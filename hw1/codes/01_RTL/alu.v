==> flow/design.v <==
module alu #(
    parameter INT_W  = 4,
    parameter FRAC_W = 6,
    parameter INST_W = 4,
    parameter DATA_W = INT_W + FRAC_W
)(
    input                     i_clk,
    input                     i_rst_n,
    input                     i_valid,
    input signed [DATA_W-1:0] i_data_a,
    input signed [DATA_W-1:0] i_data_b,
    input        [INST_W-1:0] i_inst,
    output                    o_valid,
    output       [DATA_W-1:0] o_data
);  
parameter INST_SIGN_ADD = 4'b0000;
parameter INST_SIGN_SUB = 4'b0001;
parameter INST_SIGN_MUL = 4'b0010;
parameter INST_MAC = 4'b0011;
parameter INST_TANH = 4'b0100;
parameter INST_ORN = 4'b0101;
parameter INST_CLZ = 4'b0110;
parameter INST_CTZ = 4'b0111;
parameter INST_CPOP = 4'b1000;
parameter INST_ROL = 4'b1001;
parameter TANH_INTERS_1_X = 10'sb11_1010_0000;  
parameter TANH_INTERS_2_X = 10'sb11_1110_0000;  
parameter TANH_INTERS_3_X = 10'sb00_0010_0000;  
parameter TANH_INTERS_4_X = 10'sb00_0110_0000;  
parameter TANH_INTERS_1_Y = 10'sb11_1100_0000;  
parameter TANH_INTERS_2_Y = 10'sb11_1110_0000;  
parameter TANH_INTERS_3_Y = 10'sb00_0010_0000;  
parameter TANH_INTERS_4_Y = 10'sb00_0100_0000;  
reg i_valid_w, i_valid_r;
reg signed [DATA_W-1:0] o_data_w, o_data_r;
reg signed o_valid_w, o_valid_r;
reg signed [DATA_W-1:0] input_a, input_b;
wire signed [3*DATA_W-1:0] mul_data_w, mul_data_rounded;
wire signed [DATA_W-1:0] mul_data_final;
integer i;
wire signed [3*DATA_W-1:0] mac_w, mac_round;
wire signed [DATA_W-1:0] mac_final;
assign mul_data_w = i_data_a * i_data_b;
assign mul_data_rounded = (mul_data_w[5])? (mul_data_w+'sb100_0000)>>>6: (mul_data_w)>>>6; 
assign mul_data_final = (mul_data_rounded>10'sb01_1111_1111)? (10'sb01_1111_1111): 
                            ((mul_data_rounded<10'sb10_0000_0000)? 10'sb10_0000_0000:mul_data_rounded[9:0]);
assign mac_w = $signed((o_data_r+'sb0)<<<6) + $signed(input_a)*$signed(input_b);
assign mac_round = (mac_w[5])? (mac_w+'sb100_0000)>>>6: (mac_w)>>>6; 
assign mac_final = (mac_round>10'sb01_1111_1111)? (10'sb01_1111_1111): 
                            ((mac_round<10'sb10_0000_0000)? 10'sb10_0000_0000:mac_round[9:0]);
assign o_valid = o_valid_r;
assign o_data = o_data_r;
always@(*) begin
    i_valid_w = i_valid;
    o_data_w = o_data_r;
    o_valid_w = o_valid_r;
    if(o_valid_r) begin
        o_valid_w = 0;
    end
    if(i_valid_r) begin
        case(i_inst)
            INST_SIGN_ADD: begin
                if(i_data_a + i_data_b + 'sb0 > 10'sb01_1111_1111) begin  
                    o_data_w = 10'sb01_1111_1111;
                end
                else if (i_data_a + i_data_b + 'sb0 < 10'sb10_0000_0000) begin
                    o_data_w = 10'sb10_0000_0000;
                end
                else begin
                    o_data_w = i_data_a + i_data_b;
                end
                o_valid_w = 1;
            end
            INST_SIGN_SUB: begin
                if(i_data_a - i_data_b + 'sb0 > 10'sb01_1111_1111) begin  
                    o_data_w = 10'sb01_1111_1111;
                end
                else if (i_data_a - i_data_b + 'sb0 < 10'sb10_0000_0000) begin
                    o_data_w = 10'sb10_0000_0000;
                end
                else begin
                    o_data_w = i_data_a - i_data_b;
                end
                o_valid_w = 1;
            end
            INST_SIGN_MUL: begin
                o_data_w = mul_data_final;
                o_valid_w = 1;
            end
            INST_MAC: begin
                o_data_w = mac_final;
                o_valid_w = 1;
            end
            INST_TANH: begin
                if(i_data_a <= TANH_INTERS_1_X) begin
                    o_data_w = TANH_INTERS_1_Y;
                end
                else if(i_data_a > TANH_INTERS_1_X && i_data_a <= TANH_INTERS_2_X) begin
                    o_data_w = i_data_a[0]? ((i_data_a >>> 1) - 'sd16 + 'sd1):((i_data_a >>> 1) - 'sd16);
                end
                else if(i_data_a > TANH_INTERS_2_X && i_data_a <= TANH_INTERS_3_X) begin
                    o_data_w = i_data_a;
                end
                else if(i_data_a > TANH_INTERS_3_X && i_data_a <= TANH_INTERS_4_X) begin
                    o_data_w = i_data_a[0]? ((i_data_a >>> 1) + 'sd16 + 'sd1):((i_data_a >>> 1) + 'sd16);
                end
                else begin  
                    o_data_w = TANH_INTERS_4_Y;
                end
                o_valid_w = 1;
            end
            INST_ORN: begin
                o_data_w = i_data_a | ~i_data_b;
                o_valid_w = 1;
            end
            INST_CLZ: begin
                if(i_data_a[9] == 1) o_data_w = 0;
                else if(i_data_a[8] == 1) o_data_w = 1;
                else if(i_data_a[7] == 1) o_data_w = 2;
                else if(i_data_a[6] == 1) o_data_w = 3;
                else if(i_data_a[5] == 1) o_data_w = 4;
                else if(i_data_a[4] == 1) o_data_w = 5;
                else if(i_data_a[3] == 1) o_data_w = 6;
                else if(i_data_a[2] == 1) o_data_w = 7;
                else if(i_data_a[1] == 1) o_data_w = 8;
                else if(i_data_a[0] == 1) o_data_w = 9;
                else o_data_w = 10;
                o_valid_w = 1;
            end
            INST_CTZ: begin
                if(i_data_a[0] == 1) o_data_w = 0;
                else if(i_data_a[1] == 1) o_data_w = 1;
                else if(i_data_a[2] == 1) o_data_w = 2;
                else if(i_data_a[3] == 1) o_data_w = 3;
                else if(i_data_a[4] == 1) o_data_w = 4;
                else if(i_data_a[5] == 1) o_data_w = 5;
                else if(i_data_a[6] == 1) o_data_w = 6;
                else if(i_data_a[7] == 1) o_data_w = 7;
                else if(i_data_a[8] == 1) o_data_w = 8;
                else if(i_data_a[9] == 1) o_data_w = 9;
                else o_data_w = 10;
                o_valid_w = 1;
            end
            INST_CPOP: begin
                o_data_w = ((i_data_a[0]+i_data_a[1])+(i_data_a[2]+i_data_a[3]))+
                    (i_data_a[4]+i_data_a[5])+
                    ((i_data_a[6]+i_data_a[7])+(i_data_a[8]+i_data_a[9]));
                o_valid_w = 1;
            end
            INST_ROL: begin
                for(i=0; i<DATA_W; i=i+1) begin
                    o_data_w[i] = i_data_a[(i-i_data_b+DATA_W)%DATA_W];
                end
                o_valid_w = 1;
            end
            default: begin
            end
        endcase
    end
end
always@(posedge i_clk or negedge i_rst_n) begin
    if (!i_rst_n) begin
        o_data_r <= 0;
        o_valid_r <= 0;
        i_valid_r <= 0;
        input_a <= 0;
        input_b <= 0;
    end else begin
        o_data_r <= o_data_w;
        o_valid_r <= o_valid_w;
        i_valid_r <= i_valid_w;
        input_a <= i_data_a;
        input_b <= i_data_b;
    end
end
endmodule
======== Reports on alu ========
The steps from the RTL of alu to its reports follow in flow order.
Lines are those of the file above, counted from 1.
Operators: Yosys type, input widths -> output width; for muxes data width and select width s.
Library cell names are shortened.
The mark -- stands for no value.
inputs
  top ..................................... alu
  clock input ............................. i_clk
  cell library ............................ sky130hd
  timing corner ........................... tt_025C_1v80

======== Word level ========
Yosys after proc, flatten, opt, wreduce and memory -nomap, before mapping. Memory bits, and registers merged into a memory's read port (data or address), are not among the register bits. Print and check cells are not counted.
storage and ports
  flip-flop bits (word level) ............. 32
  bits of input ports ..................... 27
  output and inout port bits .............. 11
  elaborated cells ........................ 148
operators by class
  add/subtract/negate cells ............... 40
  multipliers ............................. 2
  divide/modulo/power cells ............... 10
  magnitude comparators ................... 15
  equality and inequality tests ........... 9
  shifts and indexed selects .............. 10
  multiplexer cells ....................... 48
  bitwise logic cells ..................... 2
  reduce/logical cells .................... 7
operator list
  cell                   number
  $mod 32x5->32 const B  10
  $mul 10x10->20         2
  $shiftx 10x32->1       10
  $mux 10                23
  $add 11x5->12 const B  10
  $pmux 1 s10            10
  $gt 30x10->1 const B   2
  $lt 30x10->1 const B   2
  $mux 30                2
  $sub 4x10->11 const A  4
  $mux 4                 8
  $gt 11x10->1 const B   2
  $lt 11x10->1 const B   2
  $add 21x8->22 const B  1
  $sub 3x10->11 const A  2
  $sub 5x10->11 const A  2
  $add 16x20->21         1
  $add 20x8->21 const B  1
  $add 10x2->10 const B  2
  $le 10x8->1 const B    2
  $eq 4x3->1 const B     4
  $sub 1x10->11 const A  1
  $add 10x10->11         1
  $sub 10x10->11         1
  $sub 2x10->11 const A  1
  $add 1x1->2            5
  $add 10x10->10         1
  $sub 10x10->10         1
Other operator kinds: 22; their cells: 30.

======== Longest topological paths ========
Longest topological path by Yosys (ltp), each cell counted once; first at word level (registers and memories cut), then after technology mapping (sequential cells cut; the memories' decode and read muxes count).
depth
  word-level depth ........................ 11
  ABC_AREA ................................ 1
  gate-level depth with buffers ........... 56

======== Netlist ========
The flow's flattened synthesis, as Yosys stat reports it; memories are mapped. The netlist is that of the ABC_AREA named above (0 if unset); the other value can give another one.
cell types
  type      number
  nand2_1   1093
  fa_1      203
  inv_1     653
  nand3_1   449
  ha_1      176
  xor2_1    130
  nor2_1    222
  dfrtp_1   32
  nand2_2   109
  o21ai_0   96
  a21oi_1   80
  xnor2_1   35
  nand3_2   27
  nand4_1   43
  inv_2     61
  or2_2     34
  nand3b_1  26
  clkbuf_1  45
Not listed: further types 47, cells in them 261.
mapped netlist
  standard cells after synthesis .......... 3775
  mapped area ............................. 23037.1 µm²
  sequential part of the area ............. 800.8 µm²
  flip-flops .............................. 32

======== Timing after synthesis ========
Source: OpenSTA report_checks on the synthesized netlist (no wires, ideal clock, input and output delay 20% of the period each), path of least setup slack; recovery checks are left aside. Register names are those of the netlist, which keeps one name where synthesis merged equal registers.
path after synthesis
  kind .................................... input port to flip-flop
  start ................................... in i_data_b[9]
  end ..................................... reg o_data_r[8]
  period .................................. 12.9 ns
  input delay ............................. 2.580 ns
  launch time at the first pin ............ 2.580 ns
  data arrival time ....................... 8.833 ns
  slack ................................... 4.001 ns
  delay of the path ....................... 6.319 ns
  driving pins on the path ................ 33
  period reached after synthesis .......... 8.899 ns
"delay of the path" is the arrival time less input delay plus setup time.
"driving pins on the path": output pins that drive a net of the path, with the launching flip-flop's if there is one; two outputs of one cell count as two.
"period reached after synthesis" = period - worst setup slack (recovery checks aside). The figure is calculated, with input and output delays left at 20% of the set period.
on the way, after synthesis
  cell sequence ........................... buf_2 buf_2 clkbuf_1 nand2_1 fa_1 fa_1 inv_1 fa_1 inv_1 fa_1 inv_1 fa_1 ha_1 nand2_1 o21ai_0 nand2_1 nand2_1 a21o_1 a21oi_1 o21bai_1 xor2_1 nand3_1 xor2_1 nand3_1 nor2_1 nor2_1 nor2_1 o221ai_1 nand3_1 nor2_1 nand2_1 nand2_1 nand2_1
RTL lines, path after synthesis
  what             line  source
  start, declared  11    input signed [DATA_W-1:0] i_data_b,
  end, assigned    163   o_data_r <= 0;
  end, assigned    169   o_data_r <= o_data_w;
  end, declared    35    reg signed [DATA_W-1:0] o_data_w, o_data_r;
Chain of elaborated cells between the ends: none given.

======== Path in the finished layout ========
Path of least setup slack in the final report of entry A (OpenROAD, finished layout, wires in). Where an end is a register, its clock arrival counts in the times.
path after layout
  kind .................................... input port to flip-flop
  start ................................... in i_data_b[9]
  end ..................................... reg o_data_r[1]
  period .................................. 13.4 ns
  input delay ............................. 2.68 ns
  launch time at the first pin ............ 2.68 ns
  data arrival time ....................... 11.74 ns
  slack ................................... 1.90 ns
  driving pins on the path ................ 34
on the way, after layout
  cell sequence ........................... clkdlybuf4s50_1 buf_2 buf_2 clkbuf_1 nand2_1 fa_1 fa_1 inv_1 fa_1 inv_1 fa_1 inv_1 fa_1 ha_1 nand2_1 o21ai_0 nand2_1 nand2_1 a21o_1 a21oi_1 o21bai_1 xor2_1 nand3_1 xor2_1 nand3_1 nor2_1 nor2_1 nor2_1 o21ai_0 nand2_1 nor2_1 nand3_1 nand2_1 inv_1
RTL lines, path after layout
  what             line  source
  start, declared  11    input signed [DATA_W-1:0] i_data_b,
  end, assigned    163   o_data_r <= 0;
  end, assigned    169   o_data_r <= o_data_w;
  end, declared    35    reg signed [DATA_W-1:0] o_data_w, o_data_r;
Chain of elaborated cells between the ends: none given.

Wiki page: alu / flow data

Below are 2 stored runs of the flow (Yosys, OpenROAD; platform sky130hd) on alu, each with its settings and what was measured, unordered. Constraints: input delay and output delay 20% of the set period each, output load 0.01 pF.
"reached clock period" means the clock period less the worst setup slack. The figure is calculated, with input and output delays left at 20% of the set period.
"critical path time": the worst setup path's part of the clock period (all of it between registers, 20% less for each end at a port) less its slack. A launch clock that arrives late makes it longer, a capture clock that arrives late makes it shorter.
"total power of the final layout" is the tool's figure for a default switching activity; nothing was simulated.

======== entry A ========
==> flow/run.sh <==
#!/bin/bash
# the make line also repeats the synthesis and layout settings of config.mk as NAME=value (left out here)
make -C /OpenROAD-flow-scripts/flow DESIGN_CONFIG=/design/flow/config.mk WORK_HOME=/design/flow/orfs CLKGATE_MAP_FILE= finish
==> flow/config.mk <==
export PLATFORM = sky130hd
export DESIGN_NAME = alu
export DESIGN_NICKNAME = alu
export VERILOG_FILES = /design/flow/design.v
export SDC_FILE = /design/flow/constraint.sdc
export NUM_CORES = 4
export LEC_CHECK = 0
export ABC_AREA = 1
export CAP_MARGIN = 20
export CELL_PAD_IN_SITES_GLOBAL_PLACEMENT = 3
export CORE_MARGIN = 2
export CORE_UTILIZATION = 23
export CTS_CLUSTER_DIAMETER = 124
export CTS_CLUSTER_SIZE = 45
export GPL_ROUTABILITY_DRIVEN = 1
export GPL_TIMING_DRIVEN = 0
export HOLD_SLACK_MARGIN = 0.3
export PLACE_DENSITY_LB_ADDON = 0.28
export SLEW_MARGIN = 20
==> flow/constraint.sdc <==
create_clock -name core_clock -period 13.4 [get_ports {i_clk}]
set_input_delay 2.6800 -clock core_clock [delete_from_list [all_inputs] [get_ports {i_clk}]]
set_output_delay 2.6800 -clock core_clock [all_outputs]
set_load 0.01 [all_outputs]

-------- measured, entry A --------
  critical path time ...................... 8.82 ns
  kind of the worst setup path ............ input port to flip-flop
  setup slack of the worst path ........... 1.905 ns
  worst hold slack in the final report .... 0.563 ns
  total negative slack .................... 0.000 ns
  utilization of the finished layout ...... 25.3 %
  total power of the final layout ......... 6671 µW
  overall die area ........................ 102707.0 µm²
  reached clock period .................... 11.495 ns
  cell area after synthesis ............... 23037.1 µm²
  std-cell area (final layout) ............ 25244.2 µm²

======== entry B ========
==> flow/run.sh <==
#!/bin/bash
# the make line also repeats the synthesis and layout settings of config.mk as NAME=value (left out here)
make -C /OpenROAD-flow-scripts/flow DESIGN_CONFIG=/design/flow/config.mk WORK_HOME=/design/flow/orfs CLKGATE_MAP_FILE= finish
==> flow/config.mk <==
export PLATFORM = sky130hd
export DESIGN_NAME = alu
export DESIGN_NICKNAME = alu
export VERILOG_FILES = /design/flow/design.v
export SDC_FILE = /design/flow/constraint.sdc
export NUM_CORES = 4
export LEC_CHECK = 0
export CAP_MARGIN = 20
export CELL_PAD_IN_SITES_DETAIL_PLACEMENT = 0
export CORE_ASPECT_RATIO = 0.52
export CORE_MARGIN = 5
export CORE_UTILIZATION = 17
export CTS_CLUSTER_DIAMETER = 380
export GPL_ROUTABILITY_DRIVEN = 0
export GPL_TIMING_DRIVEN = 0
export PLACE_DENSITY_LB_ADDON = 0.28
export SETUP_SLACK_MARGIN = -0.44
export SLEW_MARGIN = 20
export TNS_END_PERCENT = 5
==> flow/constraint.sdc <==
create_clock -name core_clock -period 13.3 [get_ports {i_clk}]
set_input_delay 2.6600 -clock core_clock [delete_from_list [all_inputs] [get_ports {i_clk}]]
set_output_delay 2.6600 -clock core_clock [all_outputs]
set_load 0.01 [all_outputs]

-------- measured, entry B --------
  critical path time ...................... 10.68 ns
  kind of the worst setup path ............ input port to flip-flop
  setup slack of the worst path ........... -0.040 ns
  worst hold slack in the final report .... 0.730 ns
  total negative slack .................... -0.043 ns
  utilization of the finished layout ...... 19.2 %
  total power of the final layout ......... 6901 µW
  overall die area ........................ 161827.0 µm²
  reached clock period .................... 13.340 ns
  cell area after synthesis ............... 26090.0 µm²
  std-cell area (final layout) ............ 29225.5 µm²
